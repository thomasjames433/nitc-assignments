==> flow/design.v <==
module cpr(clk, re, we, wd1, wd2, rd);
input clk, re, we;
input [15:0] wd1, wd2;
output reg [15:0] rd = 0; 
reg [15:0] register_data = 0;
reg write_selector = 0;
always @(posedge clk)
begin
    if (we)
    begin
        if (write_selector == 0)
        begin
            register_data <= wd1;
            write_selector <= 1; 
        end
        else
        begin
            register_data <= wd2;
            write_selector <= 0; 
            end
    end
    else if (re)
    begin
        rd <= register_data;
    end
end
endmodule
From RTL to reports: cpr
What the tools print for cpr, step after step. Line numbers count from 1 in the design file above. Library cell names are shortened. A cell with -- has no value.

Design top: cpr. Clock: clk. Library: sky130hd. Library corner: tt_025C_1v80.

Word level
Yosys after proc, flatten, opt, wreduce and memory -nomap, before mapping. Enables and synchronous resets that opt folds into registers are not counted as muxes. Memory bits, and registers merged into a memory's read port (data or address), are not among the register bits. Print and check cells are not counted. Equal cells are merged and count once.

Under multiplexer cells stands 2. For bitwise logic cells the number is 1. The figure for reduce/logical cells is 1.

Operator list (count): 16-bit two-way mux (1); 2-bit AND reduction (1); 1-bit NOT (1); 1-bit two-way mux (1).

The figure for bits in registers is 33. Input bits: 35. The figure for output and inout port bits is 16. The figure for elaborated cells is 7.

Logic depth
Depth = most cells in a row (Yosys ltp): at word level without a register or memory, in the mapped netlist without a sequential cell, where the memories' decode and read muxes count.

Depth after elaboration: 2. The entry for ABC_AREA reads 0. The entry for mapped depth reads 3. Mapped depth without buffers: 1.

Netlist
Yosys stat after the flow's synthesis: flattened, memories mapped to cells. It holds for the ABC_AREA given above (unset counts as 0); a run with the other value may have another netlist. Totals and module areas in this step are rounded.

The entry for standard cells after synthesis reads 53. Cell area after synthesis: 1250 µm². The entry for sequential area reads 991 µm². Mapped flip-flops: 33. For buffer cells the number is 2.

Cell types: edfxtp_1 (count 33, total area 990.95 µm²); mux2_4 (count 9, total area 135.13 µm²); mux2_2 (count 7, total area 78.826 µm²); buf_12 (count 1, total area 20.019 µm²); buf_6 (count 1, total area 11.261 µm²); nor2b_1 (count 1, total area 6.256 µm²); inv_1 (count 1, total area 3.754 µm²).

Path before layout
Source: OpenSTA report_checks on the synthesized netlist (no wires, ideal clock, input and output delay 20% of the period each), path of least setup slack; recovery checks are left aside. Register names are those of the netlist, which keeps one name where synthesis merged equal registers.

Path kind: input to register. From: input port re. To: register rd[0]. Under period stands 2.0 ns. The entry for external input delay reads 0.400 ns. The entry for setup time reads 0.390 ns. Time at the first pin: 0.400 ns. For arrival the number is 1.164 ns. The figure for required time is 1.610 ns. The entry for setup slack reads 0.445 ns. The figure for delay of the path is 1.154 ns. For driving pins on the path the number is 1. The entry for path buffers reads 0. The entry for period reached after synthesis reads 1.555 ns.

"delay of the path" = arrival - input delay + setup time. "driving pins on the path": output pins that drive a net of the path, with the launching flip-flop's if there is one; two outputs of one cell count as two. "period reached after synthesis" = period - worst setup slack (recovery checks aside). The figure is calculated, with input and output delays left at 20% of the set period. The rows between start and end are the longest chain of elaborated cells between them; the timing report does not say that the signal goes this way. Where chains are equally long, one stands for them. A line is the first line of the expression or statement that the cell stems from. Yosys adds cells for indexed reads and writes and turns some case tables into memories.

Cell sequence: nor2b_1. The entry for cells in the longest elaborated chain reads 1. For elaborated cells on any way between the ends the number is 1. For source lines of those cells the number is 0. Those cells by class: reduce/logical (1).

Ends and longest elaborated chain, post-synthesis: start: declaration (RTL line 2) `input clk, re, we;`; 2-bit AND reduction; end: assignment (RTL line 24) `rd <= register_data;`; end: declaration (RTL line 4) `output reg [15:0] rd = 0;`.

Path in the finished layout
Path of least setup slack in the final report of flow run A (OpenROAD, finished layout, wires in). Where an end is a register, its clock arrival counts in the times.

Path kind: register to output. From: register rd[0]. To: output port rd[0]. Under period stands 2.06 ns. Under output delay stands 0.41 ns. Time at the first pin: 0.32 ns. For arrival the number is 1.20 ns. The figure for required time is 1.65 ns. The entry for setup slack reads 0.45 ns. For driving pins on the path the number is 2. The entry for path buffers reads 1.

Cell sequence: edfxtp_1 clkdlybuf4s50_1. The entry for cells in the longest elaborated chain reads 0. For elaborated cells on any way between the ends the number is 0. For source lines of those cells the number is 0.

Ends and longest elaborated chain, post-layout: start: declaration (RTL line 4) `output reg [15:0] rd = 0;`; start: assignment (RTL line 24) `rd <= register_data;`; end: declaration (RTL line 4).

cpr through Yosys and OpenROAD on sky130hd: 2 stored runs, unordered, with their settings and measured results. The constraints put input and output delay at 20% of the set period each and load the outputs with 0.01 pF. "reached clock period" = clock period - worst setup slack. The figure is calculated, with input and output delays left at 20% of the set period. "time used up by the worst setup path" = time allowed to the worst setup path (clock period - input delay - output delay, where it has them) - its slack; a late launch clock adds to it, a late capture clock takes from it. By "power consumption" is meant OpenSTA's value without simulated activity: inputs other than the clock are taken to toggle once in ten clock periods, and the tool carries that through the logic. Results are given in rounded form.

Flow run A has these settings: period_ns 2.06; CAP_MARGIN 20; CORE_MARGIN 2; CORE_UTILIZATION 40; SLEW_MARGIN 20. The measured reached clock period is 1.610 ns. The worst hold slack in the final report stands at 0.425 ns. The synthesis area is 1250 µm². For the final utilization the run shows 61.2 %. The power consumption stands at 1.27 mW. The time used up by the worst setup path stands at 1.20 ns. Class of the worst setup path: register to output. For the area inside the die boundary the run shows 3580 µm². The worst setup slack after layout reads 0.450 ns. The measured standard-cell area after layout is 1840 µm². For the summed negative setup slack the run shows 0.000 ns.

Flow run B has these settings: period_ns 2.28; CORE_UTILIZATION 72; PLACE_DENSITY 0.92; CELL_PAD_IN_SITES_GLOBAL_PLACEMENT 1; CELL_PAD_IN_SITES_DETAIL_PLACEMENT 2; ABC_AREA 1; GPL_TIMING_DRIVEN 1; GPL_ROUTABILITY_DRIVEN 0; CAP_MARGIN 25; SLEW_MARGIN 0; CORE_MARGIN 2. Outcome: stopped before the end: placement reported GPL-0301.
